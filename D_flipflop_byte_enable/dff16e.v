==> flow/design.v <==
module dff16e (
    input clk,
    input resetn,
    input [1:0] byteena,
    input [15:0] d,
    output reg [15:0] q
);
always @(posedge clk) begin
    if (!resetn)
        q <= 16'b0;
    else begin
        if (byteena[0])
            q[7:0] <= d[7:0];
        if (byteena[1])
            q[15:8] <= d[15:8];   
    end
end
endmodule
; Reports on dff16e
; Tool output for the design above, in the order of the flow.
; Line numbers count from 1 in the design file above.
; Library cell names are shortened.
; A cell with - has no value.
[inputs]
top = dff16e
clock = clk
library = sky130hd
corner = tt_025C_1v80

; Word level
; Counts by Yosys on the flattened word-level netlist (proc, flatten, opt, wreduce; memories kept). Register bits leave out memories and registers merged into their read ports (data or address); mux counts leave out enables and synchronous resets folded into registers. Print and check cells are left out. Cells with the same type and inputs are merged into one.
[word_totals]
ff_bits = 16
inputBits = 20
out_inout_bits = 16
word_cells = 2

; Logic depth
; Depth = most cells in a row (Yosys ltp): at word level without a register or memory, in the mapped netlist without a sequential cell, where the memories' decode and read muxes count.
[logic_depth]
depth_word = 0
abc_area = 0
ltp_mapped = 3
mapped_depth_nobuf = 2

; Netlist
; Source: synth_stat.txt of the flow (Yosys; design flattened, memories mapped). It holds for the ABC_AREA given above (unset counts as 0); a run with the other value may have another netlist.
[synth_totals]
stdcells = 51
area_um2 = 608.1
seqArea_um2 = 320.3
flip_flops = 16
buffers = 3
[types]
columns = cell, count, type_area_um2
row1 = dfxtp_1, 16, 320.307
row2 = mux2i_1, 16, 160.154
row3 = nor2b_1, 16, 100.096
row4 = buf_6, 2, 22.522
row5 = buf_2, 1, 5.005

; Path before layout
; Path of least setup slack by OpenSTA after synthesis, without wires, with an ideal clock, recovery checks aside; 20% of the period is set as input and as output delay. Where synthesis merged equal registers, the netlist keeps one of their names.
[synth_timing]
kind = register -> register
start = reg (name not given)
end = reg q[0]
period_ns = 0.641
setup_ns = 0.116
t_first_pin_ns = 0.000
t_arrival_ns = 0.483
t_required_ns = 0.525
slack_ns = 0.042
delay_ns = 0.599
stages = 3
n_path_buf = 0
synth_period_reached_ns = 0.599
; "delay_ns" is the arrival time less input delay plus setup time.
; "stages" counts driving pins, that of a launching flip-flop among them; a cell with two outputs on the path counts twice.
; "synth_period_reached_ns" = period - worst setup slack (recovery checks aside). The figure is calculated, with input and output delays left at 20% of the set period.
[synth_via]
path_cell_list = dfxtp_1 -> mux2i_1 -> nor2b_1
[synth_lines]
columns = item, line
row1 = to (assign), 10  ; q <= 16'b0;
row2 = to (assign), 13  ; q[7:0] <= d[7:0];
row3 = to (decl), 6  ; output reg [15:0] q
; Chain of elaborated cells between the ends: none given.

; Path in the finished layout
; From the final timing report of run 1: the path of least setup slack in the routed layout; clock arrival at registers is part of the times.
[layout_timing]
kind = register -> output
start = reg q[8]
end = out q[8]
period_ns = 1.1
output_delay_ns = 0.22
t_first_pin_ns = 0.28
t_arrival_ns = 0.84
t_required_ns = 0.88
slack_ns = 0.04
stages = 2
n_path_buf = 1
[layout_via]
path_cell_list = dfxtp_2 -> clkdlybuf4s15_2
elab_chain_cells = 0
cells_between = 0
cone_lines = 0
[layout_lines]
columns = item, line
row1 = from (decl), 6  ; output reg [15:0] q
row2 = from (assign), 10  ; q <= 16'b0;
row3 = from (assign), 15  ; q[15:8] <= d[15:8];
row4 = to (decl), 6

; Record of 2 stored runs of the RTL-to-layout flow on dff16e, platform sky130hd. The runs are unordered. Constraints: input delay and output delay 20% of the set period each, output load 0.01 pF.
; "timing.achieved_period_ns" means the clock period less the worst setup slack. The figure is calculated, with input and output delays left at 20% of the set period.
; "worst_setup_path_time_ns": the worst setup path's part of the clock period (all of it between registers, 20% less for each end at a port) less its slack. A launch clock that arrives late makes it longer, a capture clock that arrives late makes it shorter.
; By "power.total_mw" is meant OpenSTA's value without simulated activity: inputs other than the clock are taken to toggle once in ten clock periods, and the tool carries that through the logic.

[run 1: settings]
period_ns = 1.1
CAP_MARGIN = 20
CORE_MARGIN = 2
CORE_UTILIZATION = 40
SLEW_MARGIN = 20
[run 1: results]
fin_util_frac = 0.66
worst_setup_path_time_ns = 0.84
timing.worst_path_kind = register -> output
tns_ns = 0.000
dieArea_um2 = 1848.1
holdWs_ns = 0.527
post_synth_area_um2 = 608.1
timing.achieved_period_ns = 1.056
final_stdcell_area_um2 = 970.9
fin_ws_ns = 0.044
power.total_mw = 1.225

[run 2: settings]
period_ns = 0.441
CORE_UTILIZATION = 16
PLACE_DENSITY = 0.9
CORE_MARGIN = 4
CELL_PAD_IN_SITES_DETAIL_PLACEMENT = 0
TNS_END_PERCENT = 10
GPL_TIMING_DRIVEN = 1
CTS_CLUSTER_SIZE = 50
CTS_CLUSTER_DIAMETER = 200
CAP_MARGIN = 10
SLEW_MARGIN = 20
[run 2: results]
fin_util_frac = 0.315
worst_setup_path_time_ns = 0.68
timing.worst_path_kind = register -> output
tns_ns = -8.720
dieArea_um2 = 4851.1
holdWs_ns = 0.429
post_synth_area_um2 = 608.1
timing.achieved_period_ns = 0.768
final_stdcell_area_um2 = 1153.6
fin_ws_ns = -0.327
power.total_mw = 3.514
